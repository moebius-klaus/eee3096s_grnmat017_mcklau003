==> flow/design.v <==
`timescale 1ns / 1ps
module alu( clk, operand_a, operand_b, opcode, result);
    parameter DATA_WIDTH = 8;
    input clk;
    input[DATA_WIDTH-1:0]operand_a,operand_b;
    input [3:0] opcode;
    output reg[DATA_WIDTH-1:0] result;
  always@(posedge clk)
    begin
     case(opcode)
        4'b0000:  
           result <= operand_a + operand_b ; 
        4'b0001:  
           result <= operand_a - operand_b;
        default: result <= 8'bx; 
     endcase
    end
endmodule
`timescale 1ns / 1ps
module reg_mem (addr, data_in, wen, clk, data_out);
    parameter DATA_WIDTH = 8;  
    parameter ADDR_BITS = 5;  
    input [ADDR_BITS-1:0] addr;
    input [DATA_WIDTH-1:0] data_in;
    input wen;
    input clk;
    output reg [DATA_WIDTH-1:0] data_out;
    reg [DATA_WIDTH-1:0] mem_array [(2**ADDR_BITS)-1:0];
    always @(posedge clk) begin
        if (wen) begin  
            mem_array[addr] <= data_in;
          	data_out <= #(DATA_WIDTH)'b0;
        end
        else begin  
            data_out <= mem_array[addr];
        end
    end
endmodule
`timescale 1ns / 1ps
module CU (clk,rst, instr, result2, operand1, operand2, offset, opcode, sel1, sel3,w_r, epwave0, epwave1, epwave2, epwave3);
    parameter DATA_WIDTH = 8;  
    parameter ADDR_BITS = 5;  
    parameter INSTR_WIDTH =20; 
    input clk,rst;
    input [INSTR_WIDTH-1:0]instr;
    input [DATA_WIDTH-1:0] result2;
    output reg [DATA_WIDTH-1:0] operand1;
    output reg [DATA_WIDTH-1:0] operand2;
    output reg [DATA_WIDTH-1:0] offset;
    output reg [3:0] opcode;
    output reg sel1, sel3, w_r;
  	output reg [DATA_WIDTH-1:0] epwave0; 
    output reg [DATA_WIDTH-1:0] epwave1; 
    output reg [DATA_WIDTH-1:0] epwave2; 
    output reg [DATA_WIDTH-1:0] epwave3; 
  	reg [DATA_WIDTH-1:0] regfile [0:3];
    reg [INSTR_WIDTH-1:0]instruction;
  	assign epwave0 = regfile[0]; 
    assign epwave1 = regfile[1];
    assign epwave2 = regfile[2];
    assign epwave3 = regfile[3];
    parameter RESET = 4'b0000;
    parameter DECODE = 4'b0001;
    parameter EXECUTE = 4'b0010;
    parameter MEM_ACCESS = 4'b0100;
    parameter WRITE_BACK = 4'b1000;
    reg [3:0] state = RESET;
    always @(posedge clk) begin
        instruction = instr;
        case (state)
            RESET : begin  
                if (instruction[19:18] == 2'b00)  begin
                    state = RESET; 
                    end else begin
                    state = DECODE;  
                    end
                regfile[0]<= 8'd0;
                regfile[1]<= 8'd1;
                regfile[2]<= 8'd2;
                regfile[3]<= 8'd3;
                operand1 <= #(DATA_WIDTH)'d0;
                operand2 <= #(DATA_WIDTH)'d0;
                offset <= #(DATA_WIDTH)'d0;
                opcode <= 4'b1111;
                sel1 <= 0;
                sel3 <= 0;
                w_r <= 0;
            end
            DECODE: begin  
                state = EXECUTE;  
                if (instruction[19:18] == 2'b1) begin  
                    operand1 <= regfile[instruction[15:14]];  
                    operand2 <= regfile[instruction[13:12]];  
                    offset <= instruction[11:4];
                    opcode <= instruction[3:0];
                    sel1 <= 1;  
                    sel3 <= 0;  
                    w_r <= 0;
                end else if (instruction[19:18] == 2'b10) begin  
                    operand1 <= regfile[instruction[15:14]];  
                  	operand2 <= regfile[instruction[17:16]];  
                    offset <= instruction[11:4];
                    opcode <= instruction[3:0];
                    sel1 <= 0;  
                    sel3 <= 1;  
                    w_r <= 0;
                end else if (instruction[19:18] == 2'b11) begin  
                    operand1 <= regfile[instruction[15:14]];  
                    operand2 <= regfile[instruction[17:16]];  
                    offset <= instruction[11:4];
                    opcode <= instruction[3:0];
                    sel1 <= 0;  
                    sel3 <= 1;  
                    w_r <= 1;  
                end
            end
            EXECUTE: begin  
                state = MEM_ACCESS;  
                if (instruction[19:18] == 2'b01) begin  
                    state = WRITE_BACK;
                    operand1 <= regfile[instruction[15:14]];  
                    operand2 <= regfile[instruction[13:12]];  
                    offset <= instruction[11:4];
                    opcode <= instruction[3:0];
                    sel1 <= 1;  
                    sel3 <= 0;  
                    w_r <= 0;
                end else if (instruction[19:18] == 2'b10) begin  
                    operand1 <= regfile[instruction[15:14]];  
                  operand2 <= regfile[instruction[17:16]];  
                    offset <= instruction[11:4];
                    opcode <= instruction[3:0];
                    sel1 <= 0;  
                    sel3 <= 1;  
                    w_r <= 0;
                end else if (instruction[19:18] == 2'b11) begin  
                    operand1 <= regfile[instruction[15:14]];  
                    operand2 <= regfile[instruction[17:16]];  
                    offset <= instruction[11:4];
                    opcode <= instruction[3:0];
                    sel1 <= 0;  
                    sel3 <= 1;  
                    w_r <= 1;  
                end
            end
            MEM_ACCESS: begin  
                state = WRITE_BACK;  
                if (instruction[19:18] == 2'b10) begin  
                    operand1 <= regfile[instruction[15:14]];  
                  	operand2 <= regfile[instruction[17:16]];  
                    offset <= instruction[11:4];
                    opcode <= instruction[3:0];
                    sel1 <= 0;  
                    sel3 <= 1;  
                    w_r <= 0;
                end else if (instruction[19:18] == 2'b11) begin  
                  	state = DECODE;  
                    operand1 <= regfile[instruction[15:14]];  
                    operand2 <= regfile[instruction[17:16]];  
                    offset <= instruction[11:4];
                    opcode <= instruction[3:0];
                    sel1 <= 0;  
                    sel3 <= 1;  
                    w_r <= 1;  
                end
            end
            WRITE_BACK: begin  
                state = DECODE;  
                if (instruction[19:18] == 2'b01) begin  
                    regfile[instruction[17:16]] <= result2;  
                    operand1 <= regfile[instruction[15:14]];  
                    operand2 <= regfile[instruction[13:12]];  
                    offset <= instruction[11:4];
                    opcode <= instruction[3:0];
                    sel1 <= 1;  
                    sel3 <= 0;  
                    w_r <= 0;
                end else if (instruction[19:18] == 2'b10) begin  
                  	regfile[instruction[17:16]] <= result2;  
                    operand1 <= regfile[instruction[15:14]];  
                  operand2 <= regfile[instruction[17:16]];  
                    offset <= instruction[11:4];
                    opcode <= instruction[3:0];
                    sel1 <= 0;  
                    sel3 <= 1;  
                    w_r <= 0;
                end else if (instruction[19:18] == 2'b11) begin  
                  	regfile[instruction[17:16]] <= result2;  
                  	operand1 <= regfile[instruction[15:14]];  
                    operand2 <= regfile[instruction[17:16]];  
                    offset <= instruction[11:4];
                    opcode <= instruction[3:0];
                    sel1 <= 0;  
                    sel3 <= 1;  
                    w_r <= 1;  
                end
            end
            default:  
            state = RESET;  
        endcase
    end
endmodule
`timescale 1ns / 1ps
module simple_cpu( clk, rst, instruction, epwave0, epwave1, epwave2, epwave3);
    parameter DATA_WIDTH = 8;  
    parameter ADDR_BITS = 5;  
    parameter INSTR_WIDTH =20;  
    input clk, rst;
  	input [INSTR_WIDTH-1:0] instruction;
  	output [DATA_WIDTH-1:0] epwave0;
    output [DATA_WIDTH-1:0] epwave1;
    output [DATA_WIDTH-1:0] epwave2;
    output [DATA_WIDTH-1:0] epwave3;
    wire [ADDR_BITS-1:0] addr_i;
    wire [DATA_WIDTH-1:0] data_in_i, data_out_i, result2_i ;
    wire wen_i; 
    wire [DATA_WIDTH-1:0]operand_a_i, operand_b_i, result1_i;
    wire [3:0]opcode_i;
    wire [DATA_WIDTH-1:0]offset_i;
    wire sel1_i, sel3_i;
  	wire [DATA_WIDTH-1:0] operand_1_i, operand_2_i;
  	wire [DATA_WIDTH-1:0] ep_i [0:3];  
    alu #(DATA_WIDTH) alu1 (clk, operand_a_i, operand_b_i, opcode_i, result1_i);
  	reg_mem  #(DATA_WIDTH,ADDR_BITS) data_memory(addr_i, data_in_i, wen_i, clk, data_out_i);
 	 CU  #(DATA_WIDTH,ADDR_BITS, INSTR_WIDTH) CU1(clk, rst, instruction, result2_i, operand_1_i, operand_2_i, offset_i, opcode_i, sel1_i, sel3_i, wen_i, ep_i[0], ep_i[1], ep_i[2], ep_i[3]);
    assign operand_a_i = operand_1_i;
    assign operand_b_i = (sel3_i == 0) ? operand_2_i: (sel3_i == 1) ? offset_i : 8'bx;
    assign data_in_i = operand_2_i;
    assign epwave0 = ep_i[0];
    assign epwave1 = ep_i[1];
    assign epwave2 = ep_i[2];
    assign epwave3 = ep_i[3];
    assign result2_i = (sel1_i == 0) ? data_out_i : (sel1_i == 1) ? result1_i : 8'bx;  
endmodule
### Step by step through the tools: simple_cpu

Tool output for the design above, in the order of the flow.
Lines are those of the file above, counted from 1.
Cell names lack the library's common part.
The mark - stands for no value.

| design | value |
|---|---|
| top | simple_cpu |
| clock input | clk |
| standard-cell library | sky130hd |
| timing corner | tt_025C_1v80 |

### Word level

Yosys after proc, flatten, opt, wreduce and memory -nomap, before mapping. Memory bits, and registers merged into a memory's read port (data or address), are not among the register bits. Print and check cells are not counted. Equal cells are merged and count once.
Yosys's memory passes give these memory sizes; they may raise the number of words (mostly to a power of two), join words into wider ones and drop unused or constant bits.

| word-level totals | value |
|---|---|
| register bits | 43 |
| RAM bits | 288 |
| memories | 2 |
| bits of input ports | 22 |
| output and inout bits | 32 |
| word-level cells | 92 |

| cells by class | value |
|---|---|
| $add $sub $neg | 2 |
| equality and inequality tests | 8 |
| multiplexer cells | 63 |
| bitwise gates (word level) | 2 |
| reductions and logical operators | 6 |

Memory list:

| memory | words | width | RTL line | RTL |
|---|---|---|---|---|
| data_memory.mem_array | 32 | 8 | 28 | `reg [DATA_WIDTH-1:0] mem_array [(2**ADDR_BITS)-1:0];` |
| CU1.regfile | 4 | 8 | 56 | `reg [DATA_WIDTH-1:0] regfile [0:3];` |

Operator list:

| cell | count |
|---|---|
| 8-bit 2-to-1 mux | 24 |
| 8-bit parallel mux with 3-bit select | 3 |
| 4-bit 2-to-1 mux | 6 |
| 1-bit 2-to-1 mux | 22 |
| 4-bit parallel mux with 5-bit select | 1 |
| 8-bit parallel mux with 2-bit select | 1 |
| 4-bit parallel mux with 3-bit select | 1 |
| 1-bit parallel mux with 3-bit select | 3 |
| 4-bit by 1-bit == test with 1-bit output with constant B | 2 |
| 4-bit logical NOT | 2 |
| 8-bit adder | 1 |
| 8-bit subtractor | 1 |
| 8-bit OR reduction | 1 |
| 5-bit nonzero test | 1 |
| 5-bit 2-to-1 mux | 1 |
| 2-bit == test with constant B | 2 |
| 4-bit by 2-bit == test with 1-bit output with constant B | 1 |
| 4-bit by 3-bit == test with 1-bit output with constant B | 1 |
| 4-bit == test with constant B | 1 |
| 3-bit OR reduction | 1 |
| 1-bit bitwise OR | 2 |
| 2-bit by 1-bit == test with 1-bit output with constant B | 1 |
| 2-bit logical NOT | 1 |
| 2-bit 2-to-1 mux | 1 |

### Logic depth

Longest topological path by Yosys (ltp), each cell counted once; first at word level (registers and memories cut), then after technology mapping (sequential cells cut; the memories' decode and read muxes count).

| depth | value |
|---|---|
| depth after elaboration | 8 |
| ABC_AREA | 0 |
| mapped depth | 12 |
| gate-level depth less buffers | 10 |

### Synthesis result

Source: synth_stat.txt of the flow (Yosys; design flattened, memories mapped). It holds for the ABC_AREA given above (unset counts as 0); a run with the other value may have another netlist.

| synthesis totals | value |
|---|---|
| mapped cells | 405 |
| cell area after synthesis | 4260.3 sq um |
| sequential area | 2102.0 sq um |
| mapped flip-flops | 74 |
| buffer cells | 23 |

Cell types:

| cell type | count | total area (sq um) |
|---|---|---|
| edfxtp_1 | 62 | 1.86E+03 |
| dfxtp_1 | 12 | 240.23 |
| mux4_2 | 9 | 202.694 |
| nand2_1 | 48 | 180.173 |
| a22o_1 | 17 | 148.893 |
| nor2_1 | 39 | 146.39 |
| inv_1 | 27 | 101.347 |
| a21oi_1 | 20 | 100.096 |
| ha_1 | 8 | 100.096 |
| xnor2_1 | 10 | 87.584 |
| o211a_1 | 7 | 70.067 |
| clkbuf_1 | 17 | 63.811 |
| a211oi_1 | 8 | 60.058 |
| mux2i_1 | 6 | 60.058 |
| nor3_1 | 12 | 60.058 |
| o21ai_0 | 12 | 60.058 |
| o21a_1 | 7 | 52.55 |
| a2111oi_0 | 5 | 43.792 |

Not listed: further types 42, cells in them 79.
By module: a second synthesis without flattening, with its own total; a netlist apart from the flattened one above.

| unflattened totals | value |
|---|---|
| cell total of the unflattened synthesis | 938 |
| area (unflattened synthesis) | 14637.8 sq um |

Each row is one instance without its submodules.

By module:

| module | times used | cells | area (sq um) | sequential area (sq um) |
|---|---|---|---|---|
| reg_mem | 1 | 577 | 10252.3 | 7847.5 |
| CU | 1 | 276 | 3497.1 | 1971.9 |
| alu #(DATA_WIDTH=8) | 1 | 66 | 621.8 | 160.2 |
| simple_cpu | 1 | 19 | 266.5 | 0.0 |

### Worst setup path after synthesis

Source: OpenSTA report_checks on the synthesized netlist (no wires, ideal clock, input and output delay 20% of the period each), path of least setup slack; recovery checks are left aside. Register names are those of the netlist, which keeps one name where synthesis merged equal registers.

| timing after synthesis | value |
|---|---|
| path kind | register -> register |
| start point | register CU1.sel3 |
| end point | register alu1.result[7] |
| clock period | 3170 ps |
| setup time | 72 ps |
| time at the first pin | 0 ps |
| arrival | 2730 ps |
| required time | 3098 ps |
| path slack | 368 ps |
| delay of the path | 2802 ps |
| stages on the path | 12 |
| buffers on the path | 2 |
| synthesis period reached | 2802 ps |

"delay of the path" = arrival - input delay + setup time.
"stages on the path" counts driving pins, that of a launching flip-flop among them; a cell with two outputs on the path counts twice.
"synthesis period reached" is the clock period less the worst setup slack; recovery checks do not enter. This is arithmetic on one report: input and output delays are still those of the set period (20% each).
The rows between start and end are the longest chain of elaborated cells between them; the timing report does not say that the signal goes this way. Where chains are equally long, one stands for them.
A line is the first line of the expression or statement that the cell stems from. Yosys adds cells for indexed reads and writes and turns some case tables into memories.
A register here has more assigning lines than the two given.

| between the ends, after synthesis | value |
|---|---|
| path through | edfxtp_1 > clkbuf_1 > buf_1 > mux2i_1 > ha_1 > a21oi_1 > ha_1 > nor2b_1 > o21ai_0 > a21oi_1 > o31ai_1 > xnor2_1 |
| length of the longest elaborated chain | 3 |
| elaborated cells between the ends (all ways) | 4 |
| source lines of those cells | 4 |
| those cells by class | 2 x add/sub; 2 x mux |

RTL lines, path after synthesis:

| element | RTL line | RTL |
|---|---|---|
| from (decl) | 51 | `output reg sel1, sel3, w_r;` |
| from (assign) | 86 | `sel3 <= 0;` |
| from (assign) | 97 | `sel3 <= 0;` |
| 8-bit 2-to-1 mux | 227 | `assign operand_b_i = (sel3_i == 0) ? operand_2_i: (sel3_i == 1) ? offset_i : 8'bx;` |
| 8-bit subtractor | 14 | `result <= operand_a - operand_b;` |
| 8-bit parallel mux with 2-bit select | 10 | `case(opcode)` |
| to (assign) | 12 | `result <= operand_a + operand_b ;` |
| to (assign) | 14 |  |
| to (decl) | 7 | `output reg[DATA_WIDTH-1:0] result;` |

### Path in the finished layout

From the final timing report of flow run A: the path of least setup slack in the routed layout; clock arrival at registers is part of the times.
The report prints the path's times to 10 ps; the period is as set.

| timing post-layout | value |
|---|---|
| path kind | input -> register |
| start point | input port instruction[18] |
| end point | register CU1.operand2[7] |
| clock period | 4060 ps |
| input delay | 810 ps |
| setup time | 250 ps |
| time at the first pin | 810 ps |
| arrival | 3430 ps |
| required time | 4160 ps |
| path slack | 730 ps |
| stages on the path | 6 |
| buffers on the path | 1 |

The rows between start and end are the longest chain of elaborated cells between them; the timing report does not say that the signal goes this way. Where chains are equally long, one stands for them.
A register here has more assigning lines than the two given.

| between the ends, post-layout | value |
|---|---|
| path through | clkdlybuf4s50_1 > nor3b_4 > o2111ai_1 > o21ai_1 > mux2_1 > o311a_1 |
| length of the longest elaborated chain | 5 |
| elaborated cells between the ends (all ways) | 7 |
| those cells by class | 3 x eq/ne; 4 x mux |

RTL lines, path post-layout:

| element | RTL line | RTL |
|---|---|---|
| from (decl) | 209 | `input [INSTR_WIDTH-1:0] instruction;` |
| 2-bit == test | 187 | `end else if (instruction[19:18] == 2'b11) begin` |
| 8-bit 2-to-1 mux | 187 |  |
| 8-bit 2-to-1 mux | 178 | `end else if (instruction[19:18] == 2'b10) begin` |
| 8-bit 2-to-1 mux | 169 | `if (instruction[19:18] == 2'b01) begin` |
| 8-bit parallel mux with 3-bit select | 70 | `case (state)` |
| to (assign) | 82 | `operand2 <= #(DATA_WIDTH)'d0;` |
| to (assign) | 93 | `operand2 <= regfile[instruction[13:12]];` |
| to (decl) | 48 | `output reg [DATA_WIDTH-1:0] operand2;` |

Wiki page: simple_cpu / flow data

Module simple_cpu, platform sky130hd: 2 stored runs of the flow (Yosys, OpenROAD) with differing settings, in no particular order. Input and output delays are each 20% of the period that was set; the output load is 0.01 pF.
By "period reached" is meant the clock period of the run minus its worst setup slack. This is arithmetic on one report: input and output delays are still those of the set period (20% each).
"allowed time less slack (worst setup path)": the worst setup path's part of the clock period (all of it between registers, 20% less for each end at a port) less its slack. A launch clock that arrives late makes it longer, a capture clock that arrives late makes it shorter.
By "total power of the final layout" is meant OpenSTA's value without simulated activity: inputs other than the clock are taken to toggle once in ten clock periods, and the tool carries that through the logic.
"allowed time less slack (worst setup path)" is given in steps of 10 ps.
Among the settings, -- means not set for that run.

| stored run | period_ns | CORE_UTILIZATION | PLACE_DENSITY | CORE_MARGIN | CELL_PAD_IN_SITES_DETAIL_PLACEMENT | ABC_AREA | GPL_ROUTABILITY_DRIVEN | CAP_MARGIN | SLEW_MARGIN | SETUP_SLACK_MARGIN | HOLD_SLACK_MARGIN | CORE_ASPECT_RATIO | CELL_PAD_IN_SITES_GLOBAL_PLACEMENT | MAX_ROUTING_LAYER | total power of the final layout (µW) | period reached (ps) | setup total negative slack (ps) | area of the synthesized netlist (sq um) | allowed time less slack (worst setup path) (ps) | worst path kind | worst hold slack (ps) | overall die area (sq um) | standard-cell area after layout (sq um) | worst setup slack after layout (ps) |
|---|---|---|---|---|---|---|---|---|---|---|---|---|---|---|---|---|---|---|---|---|---|---|---|---|
| flow run A | 4.06 | 26 | 0.9 | 7 | 1 | 0 | 1 | 20 | 20 | -- | -- | -- | -- | -- | 5253 | 3330 | 0 | 4260.3 | 2520 | input -> register | 594 | 20165.4 | 5363.9 | 730 |
| flow run B | 2.25 | 23 | 0.61 | 2 | -- | 1 | -- | 20 | 20 | 0.28 | -0.04 | 0.97 | 3 | met4 | 11604 | 2378 | -455 | 4068.9 | 2380 | register -> register | 520 | 18771.1 | 6125.9 | -128 |
